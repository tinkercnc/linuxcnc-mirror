==> flow/design.v <==
module quad(clk, A, B, Z, zr, out);
parameter W=14;
input clk, A, B, Z, zr;
reg [(W-1):0] c, i; reg zl;
output [2*W:0] out = { zl, i, c };
reg [2:0] Ad, Bd;
reg [2:0] Zc;
always @(posedge clk) Ad <= {Ad[1:0], A};
always @(posedge clk) Bd <= {Bd[1:0], B};
wire good_one = &Zc;
wire good_zero = ~|Zc;
reg last_good;
wire index_pulse = good_one && ! last_good;
wire count_enable = Ad[1] ^ Ad[2] ^ Bd[1] ^ Bd[2];
wire count_direction = Ad[1] ^ Bd[2];
always @(posedge clk)
begin
    if(Z && !good_one) Zc <= Zc + 2'b1;
    else if(!good_zero) Zc <= Zc - 2'b1;
    if(good_one) last_good <= 1;
    else if(good_zero) last_good <= 0;
    if(count_enable)
    begin
	if(count_direction) c <= c + 1'd1;
	else c <= c - 1'd1;
    end 
    if(index_pulse) begin
	i <= c;
	zl <= 1;
    end else if(zr) begin
	zl <= 0;
    end
end
endmodule
module pluto_servo(clk, led, nConfig, epp_nReset, pport_data, nWrite, nWait, nDataStr,
	nAddrStr, dout, din, quadA, quadB, quadZ, up, down);
parameter QW=14;
input clk;
output led, nConfig;
inout [7:0] pport_data;
input nWrite;
output nWait;
input nDataStr, nAddrStr, epp_nReset;
wire do_tristate;
reg[9:0] real_dout; output [9:0] dout = do_tristate ? 10'bZZZZZZZZZZ : real_dout; 
input [7:0] din;
input [3:0] quadA;
input [3:0] quadB;
input [3:0] quadZ;
wire[3:0] real_up; output [3:0] up = do_tristate ? 4'bZZZZ : real_up;
wire[3:0] real_down; output [3:0] down = do_tristate ? 4'bZZZZ : real_down;
reg Zpolarity;
wire [2*QW:0] quad0, quad1, quad2, quad3;
wire do_enable_wdt;
wire pwm_at_top;
wdt w(clk, do_enable_wdt, pwm_at_top, do_tristate);
reg [10:0] pwmcnt;
wire [10:0] top = 11'd2046;
assign pwm_at_top = (pwmcnt == top);
reg [15:0] pwm0, pwm1, pwm2, pwm3;
always @(posedge clk) begin
    if(pwm_at_top) pwmcnt <= 0;
    else pwmcnt <= pwmcnt + 11'd1;
end
wire [10:0] pwmrev = { 
    pwmcnt[4], pwmcnt[5], pwmcnt[6], pwmcnt[7], pwmcnt[8], pwmcnt[9],
    pwmcnt[10], pwmcnt[3:0]};
wire [10:0] pwmcmp0 = pwm0[14] ? pwmrev : pwmcnt;
wire pwmact0 = pwm0[10:0] > pwmcmp0;
wire pwmact1 = pwm1[10:0] > pwmcmp0;
wire pwmact2 = pwm2[10:0] > pwmcmp0;
wire pwmact3 = pwm3[10:0] > pwmcmp0;
assign real_up[0] = pwm0[12] ^ (pwm0[15] ? 1'd0 : pwmact0);
assign real_up[1] = pwm1[12] ^ (pwm1[15] ? 1'd0 : pwmact1);
assign real_up[2] = pwm2[12] ^ (pwm2[15] ? 1'd0 : pwmact2);
assign real_up[3] = pwm3[12] ^ (pwm3[15] ? 1'd0 : pwmact3);
assign real_down[0] = pwm0[13] ^ (~pwm0[15] ? 1'd0 : pwmact0);
assign real_down[1] = pwm1[13] ^ (~pwm1[15] ? 1'd0 : pwmact1);
assign real_down[2] = pwm2[13] ^ (~pwm2[15] ? 1'd0 : pwmact2);
assign real_down[3] = pwm3[13] ^ (~pwm3[15] ? 1'd0 : pwmact3);
reg qtest;
wire qr0, qr1, qr2, qr3;
quad q0(clk, qtest ? real_dout[0] : quadA[0], qtest ? real_dout[1] : quadB[0], qtest ? real_dout[2] : quadZ[0]^Zpolarity, qr0, quad0);
quad q1(clk, quadA[1], quadB[1], quadZ[1]^Zpolarity, qr1, quad1);
quad q2(clk, quadA[2], quadB[2], quadZ[2]^Zpolarity, qr2, quad2);
quad q3(clk, quadA[3], quadB[3], quadZ[3]^Zpolarity, qr3, quad3);
wire EPP_write = ~nWrite;
wire EPP_read = nWrite;
wire EPP_addr_strobe = ~nAddrStr;
wire EPP_data_strobe = ~nDataStr;
wire EPP_strobe = EPP_data_strobe | EPP_addr_strobe;
wire EPP_wait; assign nWait = ~EPP_wait;
wire [7:0] EPP_datain = pport_data;
wire [7:0] EPP_dataout; assign pport_data = EPP_dataout;
reg [4:0] EPP_strobe_reg;
always @(posedge clk) EPP_strobe_reg <= {EPP_strobe_reg[3:0], EPP_strobe};
wire EPP_strobe_edge1 = (EPP_strobe_reg[2:1]==2'b01);
assign EPP_wait = EPP_strobe_reg[4];
reg[4:0] addr_reg;
reg[7:0] lowbyte;
always @(posedge clk)
    if(EPP_strobe_edge1 & EPP_write & EPP_addr_strobe) begin
        addr_reg <= EPP_datain[4:0];
    end
    else if(EPP_strobe_edge1 & !EPP_addr_strobe) addr_reg <= addr_reg + 4'd1;
always @(posedge clk) begin
    if(EPP_strobe_edge1 & EPP_write & EPP_data_strobe) begin
        if(addr_reg[3:0] == 4'd1)      pwm0 <= { EPP_datain, lowbyte };
        else if(addr_reg[3:0] == 4'd3) pwm1 <= { EPP_datain, lowbyte };
        else if(addr_reg[3:0] == 4'd5) pwm2 <= { EPP_datain, lowbyte };
        else if(addr_reg[3:0] == 4'd7) pwm3 <= { EPP_datain, lowbyte };
        else if(addr_reg[3:0] == 4'd9) begin
            real_dout <= { EPP_datain[1:0], lowbyte };
            Zpolarity <= EPP_datain[7];
            qtest <= EPP_datain[5];
        end
        else lowbyte <= EPP_datain;
    end
end
reg [31:0] data_buf;
always @(posedge clk) begin
    if(EPP_strobe_edge1 & EPP_read && addr_reg[1:0] == 2'd0) begin
        if(addr_reg[4:2] == 3'd0) data_buf <= quad0;
        else if(addr_reg[4:2] == 3'd1) data_buf <= quad1;
        else if(addr_reg[4:2] == 3'd2) data_buf <= quad2;
        else if(addr_reg[4:2] == 3'd3) data_buf <= quad3;
        else if(addr_reg[4:2] == 3'd4)
            data_buf <= {quadA, quadB, quadZ, din};
    end
end
wire [7:0] data_reg = addr_reg[1:0] == 2'd1 ? data_buf[7:0] :
                         (addr_reg[1:0] == 2'd2 ? data_buf[15:8] :
                         (addr_reg[1:0] == 2'd3 ? data_buf[23:16] :
                         data_buf[31:24]));
wire [7:0] EPP_data_mux = data_reg;
assign EPP_dataout = (EPP_read & EPP_wait) ? EPP_data_mux : 8'hZZ;
assign do_enable_wdt = EPP_strobe_edge1 & EPP_write & EPP_data_strobe & (addr_reg[3:0] == 4'd9) & EPP_datain[6];
assign qr0 = EPP_strobe_edge1 & EPP_read & EPP_data_strobe & (addr_reg[4:2] == 3'd0);
assign qr1 = EPP_strobe_edge1 & EPP_read & EPP_data_strobe & (addr_reg[4:2] == 3'd1);
assign qr2 = EPP_strobe_edge1 & EPP_read & EPP_data_strobe & (addr_reg[4:2] == 3'd2);
assign qr3 = EPP_strobe_edge1 & EPP_read & EPP_data_strobe & (addr_reg[4:2] == 3'd3);
assign led = do_tristate ? 1'BZ : (real_up[0] ^ real_down[0]);
assign nConfig = epp_nReset;  
endmodule
module wdt(clk, ena, cnt, out);
input clk, ena, cnt;
output out;
reg [6:0] timer;
wire timer_top = (timer == 7'd127);
reg internal_enable;
wire out = internal_enable && timer_top;
always @(posedge clk) begin
    if(ena) begin
	internal_enable <= 1;
	timer <= 0;
    end else if(cnt && !timer_top) timer <= timer + 7'd1;
end
endmodule
# Step by step through the tools: pluto_servo
# The steps from the RTL of pluto_servo to its reports follow in flow order.
# Lines are those of the file above, counted from 1.
# Operators: Yosys type, input widths -> output width; for muxes data width and select width s.
# Library cell names are shortened.
# Not given: --
[design]
top_module = "pluto_servo"
clock_port = "clk"
lib = "sky130hd"
lib_corner = "tt_025C_1v80"

# After elaboration
# Source: Yosys, flattened and elaborated, memories not mapped. Widths are those after wreduce. Registers that Yosys merges into a memory's read port (data or address) are not register bits. Print and check cells do not count. Equal cells are merged and count once.
[word_totals]
reg_bits = 297
word_cells = 212
[classes]
compare = 4
n_reduce_logical = 42
n_logic = 52
eq_ne = 15
add_sub_neg = 19
mux = 39
[op_table]
columns = ["op", "count"]
rows = [
  ["$mux 29", 5],
  ["$add 14x1->14 const B", 4],
  ["$sub 14x1->14 const B", 4],
  ["$mux 14", 4],
  ["$gt 11x11->1", 4],
  ["$mux 8", 4],
  ["$xor 1x1->1", 29],
  ["$mux 3", 8],
  ["$reduce_and 3->1", 5],
  ["$and 1x1->1", 13],
  ["$add 3x1->3 const B", 4],
  ["$sub 3x1->3 const B", 4],
  ["$reduce_or 3->1", 4],
  ["$reduce_and 6->1", 2],
  ["$mux 1", 12],
  ["$add 11x1->11 const B", 1],
  ["$eq 11x11->1 const B", 1],
  ["$mux 11", 1],
  ["$logic_and 1x1->1", 10],
  ["$reduce_bool 2->1", 5],
  ["$mux 10", 1],
  ["$mux 5", 2],
  ["$not 1->1", 9],
  ["$logic_not 1->1", 9],
  ["$eq 4x3->1 const B", 2],
  ["$mux 4", 2],
  ["$add 7x1->7 const B", 1],
  ["$eq 7x7->1 const B", 1],
]
# Not listed: further kinds 16, cells in them 20.

# Longest topological paths
# Longest topological path by Yosys (ltp), each cell counted once; first at word level (registers and memories cut), then after technology mapping (sequential cells cut; the memories' decode and read muxes count).
[logic_depth]
depth_word = 6
abc_area = 0
mapped_depth = 9
depth_no_buf = 9

# After synthesis
# Yosys stat after the flow's synthesis: flattened, memories mapped to cells. It holds for the ABC_AREA given above (unset counts as 0); a run with the other value may have another netlist.
# The area totals of this step are shown rounded.
[mapped]
buffers = 31
flip_flops = 283
seq_area_um2 = 8000
synth_area_um2 = 14000
cell_count = 1108
[types]
columns = ["type", "count", "area_total_um2"]
rows = [
  ["edfxtp_1", 235, 7.06E+03],
  ["ha_1", 98, 1.23E+03],
  ["dfxtp_1", 48, 960.922],
  ["xnor2_1", 62, 543.021],
  ["nand2_1", 96, 360.346],
  ["a21oi_1", 61, 305.293],
  ["o21ai_0", 61, 305.293],
  ["nor2_1", 67, 251.491],
  ["xor2_1", 27, 236.477],
  ["a21o_1", 28, 210.202],
  ["nor2b_1", 32, 200.192],
  ["a311oi_1", 20, 175.168],
  ["inv_1", 46, 172.666],
  ["fa_1", 8, 160.154],
  ["nand3_1", 28, 140.134],
  ["mux4_2", 6, 135.13],
  ["a211oi_1", 13, 97.594],
  ["nand4_1", 13, 81.328],
]
# Not listed: further types 38, cells in them 159.
# The figures by module come from a second, unflattened synthesis with its own total; it is not the netlist above.
[unflattened]
hier_cells = 1098
hier_area_um2 = 14000
# Each row is one instance without its submodules.
[modules]
columns = ["module", "area_um2", "n_cells", "mod_seq_area_um2", "instances"]
rows = [
  ["quad", 1700, 133, 1100, 4],
  ["pluto_servo", 6700, 566, 3700, 1],
]

# Worst setup path after synthesis
# Source: OpenSTA report_checks on the synthesized netlist (no wires, ideal clock, input and output delay 20% of the period each), path of least setup slack; recovery checks are left aside. Register names are those of the netlist, which keeps one name where synthesis merged equal registers.
[synth_timing]
kind = "input port to flip-flop"
from = "input nWrite"
to = "register data_buf[0]"
n_path_buf = 0
delay_ns = 3.287
setup_slack_ns = 2.009
setup_ns = 0.489
path_stages = 1
period_ns = 6.62
t_arrival_ns = 4.122
synth_period_reached_ns = 4.611
# "delay_ns" is the arrival time less input delay plus setup time.
# "path_stages": output pins that drive a net of the path, with the launching flip-flop's if there is one; two outputs of one cell count as two.
# "synth_period_reached_ns" = period - worst setup slack (recovery checks aside). The figure is calculated, with input and output delays left at 20% of the set period.
# The rows between start and end are the longest chain of elaborated cells between them; the timing report does not say that the signal goes this way. Where chains are equally long, one stands for them.
# Each line given opens the expression or statement behind the cell; cells for indexed reads and writes are added by Yosys, which also makes memories of some case tables.
# A register here has more assigning lines than the two given.
[synth_between]
path_cell_list = "nor4bb_1"
elab_chain_len = 3
cells_between = 3
[synth_rtl]
columns = ["element", "line_no", "source"]
rows = [
  ["from (decl)", 41, "input nWrite;"],
  ["$and 1x1->1", 122, "if(EPP_strobe_edge1 & EPP_read && addr_reg[1:0] == 2'd0) begin"],
  ["$logic_and 1x1->1", 122, ""],
  ["$reduce_and 2->1", "--", ""],
  ["to (assign)", 123, "if(addr_reg[4:2] == 3'd0) data_buf <= quad0;"],
  ["to (assign)", 124, "else if(addr_reg[4:2] == 3'd1) data_buf <= quad1;"],
]

# Worst path after layout
# Path of least setup slack in the final report of flow run A (OpenROAD, finished layout, wires in). Where an end is a register, its clock arrival counts in the times.
[layout_timing]
kind = "flip-flop to output port"
from = "register pwm0[14]"
to = "output down[0]"
setup_slack_ns = 2.08
path_stages = 10
n_path_buf = 1
period_ns = 7.68
t_arrival_ns = 4.06
# The rows between start and end are the longest chain of elaborated cells between them; the timing report does not say that the signal goes this way. Where chains are equally long, one stands for them.
[layout_between]
path_cell_list = "edfxtp_1 -> mux2i_1 -> ha_1 -> a21o_1 -> a21oi_1 -> nor2b_1 -> o41ai_2 -> nor2_1 -> xor2_1 -> clkdlybuf4s50_1"
elab_chain_len = 5
cells_between = 5
[layout_rtl]
columns = ["element", "line_no", "source"]
rows = [
  ["from (decl)", 60, "reg [15:0] pwm0, pwm1, pwm2, pwm3;"],
  ["from (assign)", 108, "if(addr_reg[3:0] == 4'd1)      pwm0 <= { EPP_datain, lowbyte };"],
  ["$mux 11", 68, "wire [10:0] pwmcmp0 = pwm0[14] ? pwmrev : pwmcnt;"],
  ["$gt 11x11->1", 69, "wire pwmact0 = pwm0[10:0] > pwmcmp0;"],
  ["$mux 1", 77, "assign real_down[0] = pwm0[13] ^ (~pwm0[15] ? 1'd0 : pwmact0);"],
  ["$xor 1x1->1", 77, ""],
  ["$mux 4", 51, "wire[3:0] real_down; output [3:0] down = do_tristate ? 4'bZZZZ : real_down;"],
  ["to (decl)", 51, ""],
]

# Design pluto_servo on sky130hd. What follows are 2 stored runs of the flow, each under its own settings; their order means nothing. The constraints put input and output delay at 20% of the set period each and load the outputs with 0.01 pF.
# "period_less_ws_ns": clock period set for the run, less the worst setup slack. It is reckoned from that one timing run; input and output delays stay at 20% of the period that was set.
# By "worst_path_allowed_less_slack_ns" is meant the share of the clock period that the worst setup path is allowed (20% is reserved at inputs, 20% at outputs), minus its slack. Clock arrival times at its registers enter into it.
# "power_total_w" rests on the timing tool's default activity at the inputs, not on a simulated workload.
# Values from the reports are rounded here.

[[run]]
name = "flow run A"
[run.settings]
period_ns = 7.68
CORE_UTILIZATION = 43
PLACE_DENSITY = 0.81
CORE_MARGIN = 8
CELL_PAD_IN_SITES_DETAIL_PLACEMENT = 1
GPL_TIMING_DRIVEN = 1
CTS_CLUSTER_SIZE = 60
CAP_MARGIN = 30
SLEW_MARGIN = 15
MIN_ROUTING_LAYER = "met2"
MAX_ROUTING_LAYER = "met5"
[run.results]
worst_path_allowed_less_slack_ns = 4.06
timing.worst_path_kind = "flip-flop to output port"
worstSetupSlack_ns = 2.1
setupTns_ns = 0.000
stdcell_area_um2 = 16000
fin_hold_ws_ns = 0.33
power_total_w = 0.0056
die_area_um2 = 38000
finalUtil_frac = 0.5
period_less_ws_ns = 5.596
post_synth_area_um2 = 14000

[[run]]
name = "flow run B"
[run.settings]
period_ns = 2.9
CORE_UTILIZATION = 21
SETUP_SLACK_MARGIN = 0.57
CORE_MARGIN = 8
CELL_PAD_IN_SITES_DETAIL_PLACEMENT = 0
TNS_END_PERCENT = 35
CTS_CLUSTER_DIAMETER = 188
SLEW_MARGIN = 0
CAP_MARGIN = 20
[run.results]
worst_path_allowed_less_slack_ns = 2.82
timing.worst_path_kind = "flip-flop to output port"
worstSetupSlack_ns = -0.50
setupTns_ns = -4.2
stdcell_area_um2 = 18000
fin_hold_ws_ns = 0.10
power_total_w = 0.015
die_area_um2 = 74000
finalUtil_frac = 0.28
period_less_ws_ns = 3.395
post_synth_area_um2 = 14000
